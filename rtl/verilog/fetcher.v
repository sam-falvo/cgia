==> flow/design.v <==
`timescale 1ns / 1ps
module fetcher(
	input	hsync_i,		 
	input	vsync_i,		 
	input	den_i,			 
	input	[23:1] fb_adr_i,	 
	input	[9:1] line_len_i,	 
	input	[8:1] line_start_i,	 
	output	s_we_o,			 
	output	[8:1] s_adr_o,		 
	output	[15:0] s_dat_o,		 
	input	clk_i,			 
	input	reset_i,		 
	input	ack_i,			 
	output	[23:1] adr_o,		 
	input	[15:0] dat_i,		 
	output	cyc_o,			 
	output	stb_o			 
);
	wire slave_data_valid = cyc_o & ack_i;
	reg [8:0] word_counter;
	wire [8:0] next_word_counter = slave_data_valid ? word_counter - 1 : word_counter;
	wire next_word_counter_zero = next_word_counter == 0;
	wire start_fetching = hsync_i & den_i & ~cyc_o;
	wire stop_fetching = cyc_o & next_word_counter_zero;
	reg cyc_o;
	reg [23:1] adr_o;
	wire [23:1] next_adr = slave_data_valid ? adr_o + 1 : adr_o;
	assign s_we_o = slave_data_valid;	 
	reg [8:1] s_adr_o;
	wire [8:1] next_s_adr = slave_data_valid ? s_adr_o + 1 : s_adr_o ;
	assign stb_o = cyc_o;
	assign s_dat_o = dat_i;
	always @(posedge clk_i) begin
		word_counter <= next_word_counter;
		s_adr_o <= next_s_adr;
		case({cyc_o, vsync_i})
		{1'b0, 1'b1}:	adr_o <= fb_adr_i;
		{1'b1, 1'b1}:	adr_o <= fb_adr_i;
		{1'b1, 1'b0}:	adr_o <= next_adr;
		default:	adr_o <= adr_o;
		endcase
		if(reset_i) begin
			cyc_o <= 0;
		end else if(start_fetching) begin
			cyc_o <= 1;
			word_counter <= line_len_i;
			s_adr_o <= line_start_i;
		end else if(stop_fetching) begin
			cyc_o <= 0;
		end
	end
endmodule
== Step by step through the tools: fetcher ==
What the tools print for fetcher, step after step.
Line numbers count from 1 in the design file above.
Library cell names are shortened.
Not given: --
Inputs
  top: fetcher
  clock port: clk_i
  standard-cell library: sky130hd
  library corner: tt_025C_1v80

== Elaborated design ==
Counts by Yosys on the flattened word-level netlist (proc, flatten, opt, wreduce; memories kept). Register bits leave out memories and registers merged into their read ports (data or address). Print and check cells are left out. Cells with the same type and inputs are merged into one.
Storage and ports
  flip-flop bits (word level): 41
  bits of input ports: 62
  output and inout port bits: 50
Operators by class
  $add $sub $neg: 3
  eq/ne operators: 4
  multiplexer cells: 10
  bitwise logic cells: 5
  reductions and logical operators: 5
Operators with widths (number)
  parallel mux 23 bit (select 2 bit): 1
  two-way mux 9 bit: 3
  two-way mux 8 bit: 3
  adder 23 x 1 -> 23 bit with constant B: 1
  two-way mux 23 bit: 1
  subtractor 9 x 1 -> 9 bit with constant B: 1
  zero test 9 bit: 1
  adder 8 x 1 -> 8 bit with constant B: 1
  bitwise AND 1 bit: 4
  == test 2 bit with constant B: 2
  nonzero test 2 bit: 2
  == test 2 x 1 -> 1 bit with constant B: 1
  inequality test 2 bit with constant B: 1
  AND reduction 2 bit: 1
  OR reduction 2 bit: 1
  two-way mux 1 bit: 2
  inverter 1 bit: 1

== Longest topological paths ==
Longest topological path by Yosys (ltp), each cell counted once; first at word level (registers and memories cut), then after technology mapping (sequential cells cut; the memories' decode and read muxes count).
Depth
  word-level depth: 6
  ABC_AREA: 0
  mapped depth: 6
  depth with buffers taken out: 6

== Mapped cells and area ==
The flow's flattened synthesis, as Yosys stat reports it; memories are mapped. The netlist is that of the ABC_AREA named above (0 if unset); the other value can give another one.
Totals and module areas in this step are rounded.
Cells by type
  edfxtp_1: number 23, area in all 690.662 um^2
  dfxtp_1: number 18, area in all 360.346 um^2
  nand2_1: number 42, area in all 157.651 um^2
  o21ai_0: number 31, area in all 155.149 um^2
  buf_4: number 17, area in all 127.622 um^2
  xor2_1: number 13, area in all 113.859 um^2
  xnor2_1: number 12, area in all 105.101 um^2
  nor2_1: number 17, area in all 63.811 um^2
  a31oi_1: number 10, area in all 62.56 um^2
  nand4_1: number 10, area in all 62.56 um^2
  o31ai_1: number 7, area in all 52.55 um^2
  or4_1: number 7, area in all 52.55 um^2
  clkbuf_1: number 11, area in all 41.29 um^2
  nand3_1: number 8, area in all 40.038 um^2
  ha_1: number 3, area in all 37.536 um^2
  inv_1: number 7, area in all 26.275 um^2
  and3_1: number 4, area in all 25.024 um^2
  nor4bb_1: number 2, area in all 20.019 um^2
Other cell types: 24; their cells: 34.
Synthesis totals
  mapped cells: 276
  chip area (Yosys): 2452 um^2
  area of sequential cells: 1051 um^2
  flip-flops: 41
  buffer cells: 29

== Timing after synthesis ==
Source: OpenSTA report_checks on the synthesized netlist (no wires, ideal clock, input and output delay 20% of the period each), path of least setup slack; recovery checks are left aside. Register names are those of the netlist, which keeps one name where synthesis merged equal registers.
Timing post-synthesis
  path type: register to register
  from: register adr_o[1]
  to: register adr_o[23]
  period: 2770 ps
  library setup time: 152 ps
  launch time at the first pin: 0 ps
  data arrival time: 1890 ps
  setup slack: 728 ps
  delay of the path: 2042 ps
  stages on the path: 7
  path buffers: 1
  synthesis period reached: 2042 ps
"delay of the path" = arrival - input delay + setup time.
"stages on the path" counts driving pins, that of a launching flip-flop among them; a cell with two outputs on the path counts twice.
"synthesis period reached" is the clock period less the worst setup slack; recovery checks do not enter. This is arithmetic on one report: input and output delays are still those of the set period (20% each).
Between the ends stands the longest chain of elaborated cells between them, by number of cells; it is not shown to be the way that was timed. Of several equally long chains one is given.
A line is the first line of the expression or statement that the cell stems from. Yosys adds cells for indexed reads and writes and turns some case tables into memories.
A register here has more assigning lines than the two given.
Between the ends, post-synthesis
  cell sequence: edfxtp_1 ha_1 nand4_1 or2_2 clkbuf_1 or4_1 a31oi_1
  cells in the longest elaborated chain: 3
  elaborated cells on any way between the ends: 3
  RTL lines with such cells: 2
Ends and longest elaborated chain, post-synthesis
  start, declared: RTL line 15  | output [23:1] adr_o,
  start, assigned: RTL line 38  | {1'b0, 1'b1}: adr_o <= fb_adr_i;
  start, assigned: RTL line 39  | {1'b1, 1'b1}: adr_o <= fb_adr_i;
  adder 23 x 1 -> 23 bit: RTL line 28  | wire [23:1] next_adr = slave_data_valid ? adr_o + 1 : adr_o;
  two-way mux 23 bit: RTL line 28
  parallel mux 23 bit (select 2 bit): RTL line 37  | case({cyc_o, vsync_i})
  end, assigned: RTL line 38
  end, assigned: RTL line 39
  end, declared: RTL line 15

== Timing after layout ==
From the final timing report of stored run 1: the path of least setup slack in the routed layout; clock arrival at registers is part of the times.
The report prints the path's times to 10 ps; the period is as set.
Timing post-layout
  path type: register to register
  from: register adr_o[1]
  to: register adr_o[19]
  period: 1410 ps
  library setup time: 150 ps
  launch time at the first pin: 290 ps
  data arrival time: 1910 ps
  setup slack: -350 ps
  stages on the path: 6
  path buffers: 0
Between the ends stands the longest chain of elaborated cells between them, by number of cells; it is not shown to be the way that was timed. Of several equally long chains one is given.
A register here has more assigning lines than the two given.
Between the ends, post-layout
  cell sequence: edfxtp_1 ha_2 nand4_1 or2_4 or4_1 a31oi_1
  cells in the longest elaborated chain: 3
  elaborated cells on any way between the ends: 3
  RTL lines with such cells: 2
Ends and longest elaborated chain, post-layout
  start, declared: RTL line 15  | output [23:1] adr_o,
  start, assigned: RTL line 38  | {1'b0, 1'b1}: adr_o <= fb_adr_i;
  start, assigned: RTL line 39  | {1'b1, 1'b1}: adr_o <= fb_adr_i;
  adder 23 x 1 -> 23 bit: RTL line 28  | wire [23:1] next_adr = slave_data_valid ? adr_o + 1 : adr_o;
  two-way mux 23 bit: RTL line 28
  parallel mux 23 bit (select 2 bit): RTL line 37  | case({cyc_o, vsync_i})
  end, assigned: RTL line 38
  end, assigned: RTL line 39
  end, declared: RTL line 15

Subject: flow runs of fetcher

Hi,

fetcher through Yosys and OpenROAD on sky130hd: 2 stored runs, unordered, with their settings and measured results. The constraints put input and output delay at 20% of the set period each and load the outputs with 0.01 pF.
"clock period achieved" means the clock period less the worst setup slack. The figure is calculated, with input and output delays left at 20% of the set period.
"allowed time less slack (worst setup path)" is the time allowed to the run's worst setup path (the clock period less input and output delay, where it has them) less its slack. Clock arrival times count: a late capture clock shortens it, a late launch clock lengthens it.
"total power after layout": no workload was simulated; the value follows from the tool's default switching activity.
"allowed time less slack (worst setup path)" is given in steps of 10 ps.
Values from the reports are rounded here.

==> stored run 1: settings <==
{ "period_ns": 1.41, "CAP_MARGIN": 20, "CORE_MARGIN": 2, "CORE_UTILIZATION": 40, "SLEW_MARGIN": 20 }
==> stored run 1: results <==
total negative slack on setup checks: -3168 ps
total power after layout: 0.006207 W
allowed time less slack (worst setup path): 1760 ps
worst path kind: register to register
Yosys chip area after synthesis: 2452 um^2
clock period achieved: 1762 ps
post-layout utilization: 0.674
die area: 6773 um^2
worst-case hold slack: 528 ps
standard-cell area of the final layout: 3993 um^2
worst setup slack after layout: -352 ps

==> stored run 2: settings <==
{ "period_ns": 1.2, "CORE_UTILIZATION": 41, "SETUP_SLACK_MARGIN": 0.31, "PLACE_DENSITY": 0.81, "CORE_ASPECT_RATIO": 1.12, "GPL_TIMING_DRIVEN": 1, "GPL_ROUTABILITY_DRIVEN": 0, "MAX_ROUTING_LAYER": "met4", "CAP_MARGIN": 20, "CORE_MARGIN": 2, "SLEW_MARGIN": 20 }
==> stored run 2: results <==
Yosys chip area after synthesis: 2452 um^2
worst-case hold slack: 479 ps
post-layout utilization: 0.899
clock period achieved: 2039 ps
worst setup slack after layout: -839 ps
total negative slack on setup checks: -28300 ps
allowed time less slack (worst setup path): 2040 ps
worst path kind: register to register
standard-cell area of the final layout: 5151 um^2
total power after layout: 0.01044 W
die area: 6617 um^2

Regards
