==> flow/design.v <==
`timescale 1ns / 1ps
module shift_register(
	input		dotclk_i,
	input	[15:0]	dat_i,
	input		load_i,
	input		shift1_i,
	input		shift2_i,
	input		shift4_i,
	input		shift8_i,
	output	[15:0]	dat_o
);
	reg [15:0] dat_o;
	wire [15:0] load_value = {16{load_i}} & dat_i;
	wire [15:0] shift1_value = {16{shift1_i & ~load_i}} & (dat_o << 1);
	wire [15:0] shift2_value = {16{shift2_i & ~load_i}} & (dat_o << 2);
	wire [15:0] shift4_value = {16{shift4_i & ~load_i}} & (dat_o << 4);
	wire [15:0] shift8_value = {16{shift8_i & ~load_i}} & (dat_o << 8);
	always @(posedge dotclk_i) begin
		dat_o <= load_value | shift1_value | shift2_value | shift4_value | shift8_value;
	end
endmodule
`timescale 1ns / 1ps
module shifter(
	input		dotclk_i,
	input	[15:0]	dat_i,
	input		load_i,
	input		shift1_i,
	input		shift2_i,
	input		shift4_i,
	input		shift8_i,
	input	[7:0]	index_xor_i,
	output	[7:0]	color_o
);
	wire [15:0] q;
	shift_register sr(
		.dotclk_i(dotclk_i),
		.dat_i(dat_i),
		.load_i(load_i),
		.shift1_i(shift1_i),
		.shift2_i(shift2_i),
		.shift4_i(shift4_i),
		.shift8_i(shift8_i),
		.dat_o(q)
	);
	wire [7:0] bpp1 = {7'b0000000, q[15]} & {8{shift1_i}};
	wire [7:0] bpp2 = {6'b000000, q[15:14]} & {8{shift2_i}};
	wire [7:0] bpp4 = {4'b0000, q[15:12]} & {8{shift4_i}};
	wire [7:0] bpp8 = q[15:8] & {8{shift8_i}};
	assign color_o = (bpp1 | bpp2 | bpp4 | bpp8) ^ index_xor_i;
endmodule
Reports on shifter
The steps from the RTL of shifter to its reports follow in flow order.
Line numbers count from 1 in the design file above.
Library cell names are shortened.
{"block": "design", "top_module": "shifter", "clock_port": "dotclk_i", "library": "sky130hd", "lib_corner": "tt_025C_1v80"}

Word level
Counts by Yosys on the flattened word-level netlist (proc, flatten, opt, wreduce; memories kept). Register bits leave out memories and registers merged into their read ports (data or address); mux counts leave out enables and synchronous resets folded into registers. Print and check cells are left out. Cells with the same type and inputs are merged into one.
{"block": "bits", "register_bits": 16, "input_bits": 30, "output_inout_bits": 8, "elab_cells": 23}
{"block": "classes", "n_logic": 22}
{"block": "ops", "operator": "16-bit bitwise AND", "count": 5}
{"block": "ops", "operator": "16-bit bitwise OR", "count": 4}
{"block": "ops", "operator": "8-bit bitwise OR", "count": 3}
{"block": "ops", "operator": "1-bit by 8-bit bitwise AND with 8-bit output", "count": 1}
{"block": "ops", "operator": "2-bit by 8-bit bitwise AND with 8-bit output", "count": 1}
{"block": "ops", "operator": "4-bit by 8-bit bitwise AND with 8-bit output", "count": 1}
{"block": "ops", "operator": "8-bit bitwise AND", "count": 1}
{"block": "ops", "operator": "8-bit bitwise XOR", "count": 1}
{"block": "ops", "operator": "1-bit bitwise AND", "count": 4}
{"block": "ops", "operator": "1-bit NOT", "count": 1}

Longest topological paths
Longest topological path by Yosys (ltp), each cell counted once; first at word level (registers and memories cut), then after technology mapping (sequential cells cut; the memories' decode and read muxes count).
{"block": "logic_depth", "word_depth": 7, "abc_area": 0, "depth_mapped": 5, "depth_no_buf": 3}

After synthesis
The flow's flattened synthesis, as Yosys stat reports it; memories are mapped. The netlist is that of the ABC_AREA named above (0 if unset); the other value can give another one.
The area totals of this step are shown rounded.
{"block": "types", "cell_type": "dfxtp_1", "count": 16, "type_area_um2": 320.307}
{"block": "types", "cell_type": "a22oi_1", "count": 20, "type_area_um2": 150.144}
{"block": "types", "cell_type": "mux2_2", "count": 8, "type_area_um2": 90.086}
{"block": "types", "cell_type": "xnor2_1", "count": 8, "type_area_um2": 70.067}
{"block": "types", "cell_type": "nand2_1", "count": 16, "type_area_um2": 60.058}
{"block": "types", "cell_type": "a222oi_1", "count": 5, "type_area_um2": 50.048}
{"block": "types", "cell_type": "mux2i_1", "count": 4, "type_area_um2": 40.038}
{"block": "types", "cell_type": "buf_6", "count": 3, "type_area_um2": 33.782}
{"block": "types", "cell_type": "buf_2", "count": 4, "type_area_um2": 20.019}
{"block": "types", "cell_type": "a221oi_2", "count": 1, "type_area_um2": 15.014}
{"block": "types", "cell_type": "buf_8", "count": 1, "type_area_um2": 15.014}
{"block": "types", "cell_type": "inv_1", "count": 4, "type_area_um2": 15.014}
{"block": "types", "cell_type": "o21ai_0", "count": 3, "type_area_um2": 15.014}
{"block": "types", "cell_type": "a22o_1", "count": 1, "type_area_um2": 8.758}
{"block": "types", "cell_type": "buf_4", "count": 1, "type_area_um2": 7.507}
{"block": "types", "cell_type": "and2_1", "count": 1, "type_area_um2": 6.256}
{"block": "types", "cell_type": "clkbuf_2", "count": 1, "type_area_um2": 5.005}
{"block": "synth_totals", "mapped_cells": 97, "mapped_area_um2": 922.1, "sequential_area_um2": 320.3, "ffs": 16, "n_buf": 10}
By module: a second synthesis without flattening, with its own total; a netlist apart from the flattened one above.
{"block": "unflattened", "hier_cells": 96, "area_unflattened_um2": 879.6}
Rows give one instance, submodules left out.
{"block": "by_module", "module": "shift_register", "instances": 1, "n_cells": 78, "mod_area_um2": 742.0, "mod_seq_area_um2": 320.3}
{"block": "by_module", "module": "shifter", "instances": 1, "n_cells": 18, "mod_area_um2": 137.6, "mod_seq_area_um2": 0.0}

Timing after synthesis
OpenSTA on the mapped netlist: ideal clock, no wires. The path of least setup slack (recovery checks aside). Input and output delay are each 20% of the period. Register names are those of the netlist, which keeps one name where synthesis merged equal registers.
{"block": "synth_timing", "kind": "in2out", "start": "input shift1_i", "end": "output color_o[0]", "clock_period_ns": 1.49, "in_delay_ns": 0.298, "output_delay_ns": 0.298, "arrival_ns": 1.053, "required_ns": 1.192, "setup_slack_ns": 0.139, "delay_ns": 0.755, "stages": 4, "path_buffers": 2, "synth_period_reached_ns": 1.351}
"delay_ns" is the arrival time less input delay plus setup time.
At an output port there is no setup time.
"stages" counts driving pins, that of a launching flip-flop among them; a cell with two outputs on the path counts twice.
"synth_period_reached_ns" is the clock period less the worst setup slack; recovery checks do not enter. This is arithmetic on one report: input and output delays are still those of the set period (20% each).
Between the ends stands the longest chain of elaborated cells between them, by number of cells; it is not shown to be the way that was timed. Of several equally long chains one is given.
A line is the first line of the expression or statement that the cell stems from. Yosys adds cells for indexed reads and writes and turns some case tables into memories.
{"block": "synth_between", "cell_sequence": "clkbuf_2 buf_4 a221oi_2 xnor2_1", "elab_chain_cells": 5, "cells_between": 5, "classes_between": "logic: 5"}
{"block": "synth_rtl", "item": "from (decl)", "line": 27, "text": "input shift1_i,"}
{"block": "synth_rtl", "item": "1-bit by 8-bit bitwise AND with 8-bit output", "line": 45, "text": "wire [7:0] bpp1 = {7'b0000000, q[15]} & {8{shift1_i}};"}
{"block": "synth_rtl", "item": "8-bit bitwise OR (3 in a row)", "line": 49, "text": "assign color_o = (bpp1 | bpp2 | bpp4 | bpp8) ^ index_xor_i;"}
{"block": "synth_rtl", "item": "8-bit bitwise XOR", "line": 49}
{"block": "synth_rtl", "item": "to (decl)", "line": 32, "text": "output [7:0] color_o"}

Path in the finished layout
From the final timing report of run 1: the path of least setup slack in the routed layout; clock arrival at registers is part of the times.
{"block": "layout_timing", "kind": "reg2out", "start": "register sr.dat_o[12]", "end": "output color_o[0]", "clock_period_ns": 1.36, "output_delay_ns": 0.27, "arrival_ns": 1.29, "required_ns": 1.09, "setup_slack_ns": -0.20, "stages": 5, "path_buffers": 1}
Between the ends stands the longest chain of elaborated cells between them, by number of cells; it is not shown to be the way that was timed. Of several equally long chains one is given.
{"block": "layout_between", "cell_sequence": "dfxtp_2 a22o_1 a221oi_2 xnor2_1 buf_2", "elab_chain_cells": 4, "cells_between": 4, "classes_between": "logic: 4"}
{"block": "layout_rtl", "item": "from (decl)", "line": 10, "text": "output [15:0] dat_o"}
{"block": "layout_rtl", "item": "from (assign)", "line": 19, "text": "dat_o <= load_value | shift1_value | shift2_value | shift4_value | shift8_value;"}
{"block": "layout_rtl", "item": "4-bit by 8-bit bitwise AND with 8-bit output", "line": 47, "text": "wire [7:0] bpp4 = {4'b0000, q[15:12]} & {8{shift4_i}};"}
{"block": "layout_rtl", "item": "8-bit bitwise OR (2 in a row)", "line": 49, "text": "assign color_o = (bpp1 | bpp2 | bpp4 | bpp8) ^ index_xor_i;"}
{"block": "layout_rtl", "item": "8-bit bitwise XOR", "line": 49}
{"block": "layout_rtl", "item": "to (decl)", "line": 32, "text": "output [7:0] color_o"}

Appendix: measured runs

shifter through Yosys and OpenROAD on sky130hd: 2 stored runs, unordered, with their settings and measured results. The constraints put input and output delay at 20% of the set period each and load the outputs with 0.01 pF.
"period_less_ws_ns" = clock period - worst setup slack. The figure is calculated, with input and output delays left at 20% of the set period.
Results are given in rounded form.

{"run": "run 1", "settings": { "period_ns": 1.36, "CORE_UTILIZATION": 16, "CAP_MARGIN": 20, "CORE_MARGIN": 2, "SLEW_MARGIN": 20 }, "results": { "synth_area_um2": 922.1, "final_setup_ws_ns": -0.198, "period_less_ws_ns": 1.558, "fin_tns_ns": -0.638, "final_cell_area_um2": 1471, "final_hold_ws_ns": 0.518, "final_die_area_um2": 6386, "util_frac": 0.266 }}
{"run": "run 2", "settings": { "period_ns": 1.14, "CORE_UTILIZATION": 38, "SETUP_SLACK_MARGIN": 0.12, "PLACE_DENSITY": 0.71, "GPL_TIMING_DRIVEN": 0, "GPL_ROUTABILITY_DRIVEN": 1, "CTS_CLUSTER_SIZE": 67, "CAP_MARGIN": 5, "SLEW_MARGIN": 30, "CORE_MARGIN": 2 }, "results": { "synth_area_um2": 922.1, "final_setup_ws_ns": -0.444, "period_less_ws_ns": 1.584, "fin_tns_ns": -2.470, "final_cell_area_um2": 1434, "final_hold_ws_ns": 0.304, "final_die_area_um2": 2837, "util_frac": 0.636 }}
